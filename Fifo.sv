==> flow/design.v <==
`timescale 1ns / 1ps
module sync_fifo #(
	parameter	DEPTH=8,
	parameter	WIDTH=32,	
	parameter	AF_LEVEL = 1,
	parameter	AE_LEVEL = 1,
  	parameter	DEPTH_LOG=$clog2(DEPTH)
)(
	input					clk, rstn,
	input					push, pop,	
	input 		[WIDTH-1:0]	din,
	output 		[WIDTH-1:0]	dout,
	output					full,empty,a_full,a_empty
);
	reg [WIDTH-1:0]		mem[DEPTH-1:0];
	reg [DEPTH_LOG-1:0]	wr_ptr, rd_ptr;
	reg [DEPTH_LOG  :0] diff_ptr;
	always @(posedge clk, negedge rstn)
	if	(!rstn)	begin
		for (int i=0;i<DEPTH;i++)	mem[i] = 0;
	end else if (push) begin
		mem[wr_ptr]	<= din;
	end
	always @(posedge clk, negedge rstn)
	if		(!rstn)	wr_ptr	<= 0;
	else if (push)	wr_ptr	<= wr_ptr + 1;
	always @(posedge clk, negedge rstn)
	if		(!rstn)	rd_ptr	<= 0;
	else if (pop)	rd_ptr	<= rd_ptr + 1;
	assign dout = mem[rd_ptr];
	always @(posedge clk, negedge rstn)
	if		(!rstn)	diff_ptr <= 0;
	else			diff_ptr <= diff_ptr + push - pop;	
	assign	full 	= diff_ptr >= DEPTH;
	assign	a_full	= diff_ptr >= DEPTH - AF_LEVEL;
	assign	empty	= diff_ptr == 0;
	assign	a_empty = diff_ptr <= AE_LEVEL;	
endmodule
module async_fifo #(		
	parameter	DEPTH=8,
	parameter	WIDTH=8,
  	parameter	DEPTH_LOG=$clog2(DEPTH)
)(
	input           	rstn,
	input           	wclk,	
	input           	push,	
	input [WIDTH-1:0] 	din,
	output          	full,
	input           	rclk,
	input           	pop,
	output [WIDTH-1:0] 	dout,	
	output          	empty
);
	reg  [WIDTH-1:0] 	mem [DEPTH-1:0];
	reg  [DEPTH_LOG:0] 	wptr_bin;       
	wire [DEPTH_LOG:0] 	wptr_gray;       
	reg  [DEPTH_LOG:0] 	rptr_gray_meta, rptr_gray_wclk; 
	reg  [DEPTH_LOG:0] 	rptr_bin;        
	wire [DEPTH_LOG:0] 	rptr_gray;   
	reg  [DEPTH_LOG:0] 	wptr_gray_meta, wptr_gray_rclk; 
	always @(posedge wclk or negedge rstn)
	if 		(!rstn)	for (int i=0;i<DEPTH;i++)	  mem[i] <= 0;		
	else if (push & ~full)	mem[wptr_bin[DEPTH_LOG-1:0]] <= din;
	always @(posedge wclk or negedge rstn)
	if 		(!rstn)			wptr_bin	<= 0;
	else if (push & ~full)	wptr_bin 	<= wptr_bin + 1;         
	assign wptr_gray 		= bin2gray(wptr_bin);	
	always @(posedge wclk or negedge rstn)
	if 		(!rstn)	begin
         rptr_gray_meta <= 0;
         rptr_gray_wclk <= 0;
    end else 		begin
         rptr_gray_meta <= rptr_gray;
         rptr_gray_wclk <= rptr_gray_meta;	 
    end   		
	assign full   = (wptr_gray[DEPTH_LOG-:2]  == ~rptr_gray_wclk[DEPTH_LOG-:2] ) &&
				    (wptr_gray[DEPTH_LOG-2:0] == rptr_gray_wclk[DEPTH_LOG-2:0]);			
	always @(posedge rclk or negedge rstn)
	if 		(!rstn)			rptr_bin <= 0;
	else if (pop & ~empty)	rptr_bin <= rptr_bin + 1;
	assign rptr_gray 		= bin2gray(rptr_bin);		
	always @(posedge rclk or negedge rstn)
	if 		(!rstn)	begin
		wptr_gray_meta  <= 0;
		wptr_gray_rclk  <= 0;
	end else		begin
		wptr_gray_meta <= wptr_gray;
		wptr_gray_rclk <= wptr_gray_meta;
	end
	assign empty	= (rptr_gray == wptr_gray_rclk);
	assign dout = mem[rptr_bin[DEPTH_LOG-1:0]];
	function [DEPTH_LOG:0] bin2gray ;
		input  [DEPTH_LOG:0] bin;
		begin
			bin2gray = (bin>>1) ^ bin;
		end
	endfunction
endmodule
==> Step by step through the tools: sync_fifo <==
What the tools print for sync_fifo, step after step.
Line numbers count from 1 in the design file above.
Operators: Yosys type, input widths -> output width; for muxes data width and select width s.
Library cell names are shortened.
{ "setup": {"design": "sync_fifo", "clk_port": "clk", "cell_library": "sky130hd", "pvt_corner": "tt_025C_1v80"} }

==> Word level <==
Source: Yosys, flattened and elaborated. Widths are those after wreduce. Registers that Yosys merges into a memory's read port (data or address) are not register bits. Print and check cells do not count. Equal cells are merged and count once.
{ "bits": {"input_bits": 36, "out_inout_bits": 36, "ff_bits": 266} }
{ "classes": {"muxes": 1, "n_reduce_logical": 11, "add_sub_neg": 4, "cmp": 3, "eq_ne": 14} }
{ "op_table": {"columns": ["cell", "n"], "rows": [
  ["$pmux 32 s8", 1],
  ["$eq 3x3->1 const B", 8],
  ["$reduce_and 2->1", 8],
  ["$eq 3x2->1 const B", 4],
  ["$add 3x1->3 const B", 2],
  ["$eq 3x1->1 const B", 2],
  ["$logic_not 3->1", 2],
  ["$add 4x1->4", 1],
  ["$sub 4x1->4", 1],
  ["$le 4x1->1 const B", 1],
  ["$ge 4x3->1 const B", 1],
  ["$ge 4x4->1 const B", 1],
  ["$logic_not 4->1", 1]
]} }

==> Depth <==
Yosys ltp: most cells in a row. Word level: on the elaborated netlist, between registers, memories and ports. Mapped: between sequential cells and ports; inverters and the memories' decode and read muxes count.
{ "depth": {"depth_word": 2, "ABC_AREA": 0, "depth_mapped": 12, "mapped_depth_nobuf": 7} }

==> Synthesis result <==
Yosys stat after the flow's synthesis: flattened, memories mapped to cells. It holds for the ABC_AREA given above (unset counts as 0); a run with the other value may have another netlist.
The area totals of this step are shown rounded.
{ "synth_totals": {"stdcells": 877, "synth_area_mm2": 0.012, "seq_area_mm2": 0.0067, "flip_flops": 266, "n_buf": 65} }
{ "types": {"columns": ["cell_type", "n", "area_total_um2"], "rows": [
  ["dfrtp_1", 266, 6.66E+03],
  ["mux2_2", 288, 3243.11],
  ["a41oi_2", 30, 487.968],
  ["a222oi_1", 32, 320.307],
  ["a22o_1", 32, 280.269],
  ["nand2_1", 72, 270.259],
  ["ha_1", 19, 237.728],
  ["nor3_1", 32, 160.154],
  ["clkbuf_1", 34, 127.622],
  ["buf_1", 24, 90.086],
  ["inv_1", 14, 52.55],
  ["buf_6", 4, 45.043],
  ["xor2_1", 3, 26.275],
  ["fa_1", 1, 20.019],
  ["nand3_1", 4, 20.019],
  ["nor2b_1", 3, 18.768],
  ["a41oi_1", 2, 17.517],
  ["a21oi_1", 3, 15.014]
]} }
Not listed: further types 10, cells in them 14.

==> Timing after synthesis <==
Path of least setup slack by OpenSTA after synthesis, without wires, with an ideal clock, recovery checks aside; 20% of the period is set as input and as output delay. Where synthesis merged equal registers, the netlist keeps one of their names.
{ "synth_path": {"kind": "reg2out", "from": "reg rd_ptr[2]", "to": "out dout[0]", "delay_ps": 2945, "period_ps": 5610, "arrival_time_ps": 2945, "path_slack_ps": 1543, "path_stages": 13, "t_required_ps": 4488, "period_less_setup_slack_ps": 4067} }
"delay_ps" = arrival - input delay + setup time.
At an output port there is no setup time.
"path_stages": output pins that drive a net of the path, with the launching flip-flop's if there is one; two outputs of one cell count as two.
"period_less_setup_slack_ps" is the clock period less the worst setup slack; recovery checks do not enter. This is arithmetic on one report: input and output delays are still those of the set period (20% each).
Between the ends stands the longest chain of elaborated cells between them, by number of cells; it is not shown to be the way that was timed. Of several equally long chains one is given.
A line is the first line of the expression or statement that the cell stems from. Yosys adds cells for indexed reads and writes and turns some case tables into memories.
{ "synth_via": {"path_cell_list": "dfrtp_1 > buf_1 > buf_2 > clkbuf_1 > inv_1 > ha_1 > clkbuf_1 > or4_1 > clkbuf_2 > or2_1 > buf_2 > buf_6 > a41oi_2", "elab_chain_len": 2} }
{ "synth_lines": {"columns": ["item", "line", "source"], "rows": [
  ["start: declaration", 16, "reg [DEPTH_LOG-1:0] wr_ptr, rd_ptr;"],
  ["start: assignment", 28, "if (!rstn) rd_ptr <= 0;"],
  ["start: assignment", 29, "else if (pop) rd_ptr <= rd_ptr + 1;"],
  ["$eq 3x3->1", 30, "assign dout = mem[rd_ptr];"],
  ["$pmux 32 s8", 30, null],
  ["end: declaration", 12, "output [WIDTH-1:0] dout,"]
]} }

==> Timing after layout <==
From the final timing report of job 2: the path of least setup slack in the routed layout; clock arrival at registers is part of the times.
The report prints the path's times to 10 ps; the period is as set.
{ "layout_path": {"kind": "reg2out", "from": "reg rd_ptr[0]", "to": "out dout[19]", "period_ps": 4310, "arrival_time_ps": 3670, "t_required_ps": 3450, "path_slack_ps": -220, "path_stages": 8} }
Between the ends stands the longest chain of elaborated cells between them, by number of cells; it is not shown to be the way that was timed. Of several equally long chains one is given.
{ "layout_via": {"path_cell_list": "dfrtp_1 > ha_1 > ha_1 > or4_1 > or2_2 > buf_4 > a41oi_2 > clkdlybuf4s50_1", "elab_chain_len": 2} }
{ "layout_lines": {"columns": ["item", "line", "source"], "rows": [
  ["start: declaration", 16, "reg [DEPTH_LOG-1:0] wr_ptr, rd_ptr;"],
  ["start: assignment", 28, "if (!rstn) rd_ptr <= 0;"],
  ["start: assignment", 29, "else if (pop) rd_ptr <= rd_ptr + 1;"],
  ["$eq 3x3->1", 30, "assign dout = mem[rd_ptr];"],
  ["$pmux 32 s8", 30, null],
  ["end: declaration", 12, "output [WIDTH-1:0] dout,"]
]} }

Wiki page: sync_fifo / flow data

Module sync_fifo, platform sky130hd: 2 stored runs of the flow (Yosys, OpenROAD) with differing settings, in no particular order. Input and output delays are each 20% of the period that was set; the output load is 0.01 pF.
"clock period reached": clock period set for the run, less the worst setup slack. It is reckoned from that one timing run; input and output delays stay at 20% of the period that was set.
"worst path time" means the part of the period allowed to the worst setup path (the constraints hold back 20% at inputs and 20% at outputs) less its slack; where the path has registers, the arrival times of their clocks count too.
"total power after layout" rests on the timing tool's default activity at the inputs, not on a simulated workload.
"worst path time" is given in steps of 10 ps.
The measured numbers are rounded.

==> job 1: settings <==
{ "period_ns": 7.01, "CORE_UTILIZATION": 70, "PLACE_DENSITY_LB_ADDON": 0.17, "CELL_PAD_IN_SITES_GLOBAL_PLACEMENT": 2, "CELL_PAD_IN_SITES_DETAIL_PLACEMENT": 0, "ABC_AREA": 1, "CTS_CLUSTER_DIAMETER": 386, "CAP_MARGIN": 25, "MAX_ROUTING_LAYER": "met5", "CORE_MARGIN": 2, "SLEW_MARGIN": 20 }
==> job 1: results <==
no results, placement failed with FLW-0024

==> job 2: settings <==
{ "period_ns": 4.31, "CORE_UTILIZATION": 42, "SETUP_SLACK_MARGIN": -0.29, "PLACE_DENSITY_LB_ADDON": 0.29, "CORE_MARGIN": 2, "CELL_PAD_IN_SITES_DETAIL_PLACEMENT": 1, "ABC_AREA": 0, "GPL_TIMING_DRIVEN": 1, "CAP_MARGIN": 5, "SLEW_MARGIN": 30 }
==> job 2: results <==
full die area: 0.03 mm2
synthesized cell area: 0.012 mm2
std-cell area (final layout): 0.014 mm2
clock period reached: 4,535 ps
utilization: 0.5
worst path time: 3,670 ps
critical path kind: reg2out
post-route setup TNS: -2,800 ps
total power after layout: 12 mW
setup slack of the worst path: -220 ps
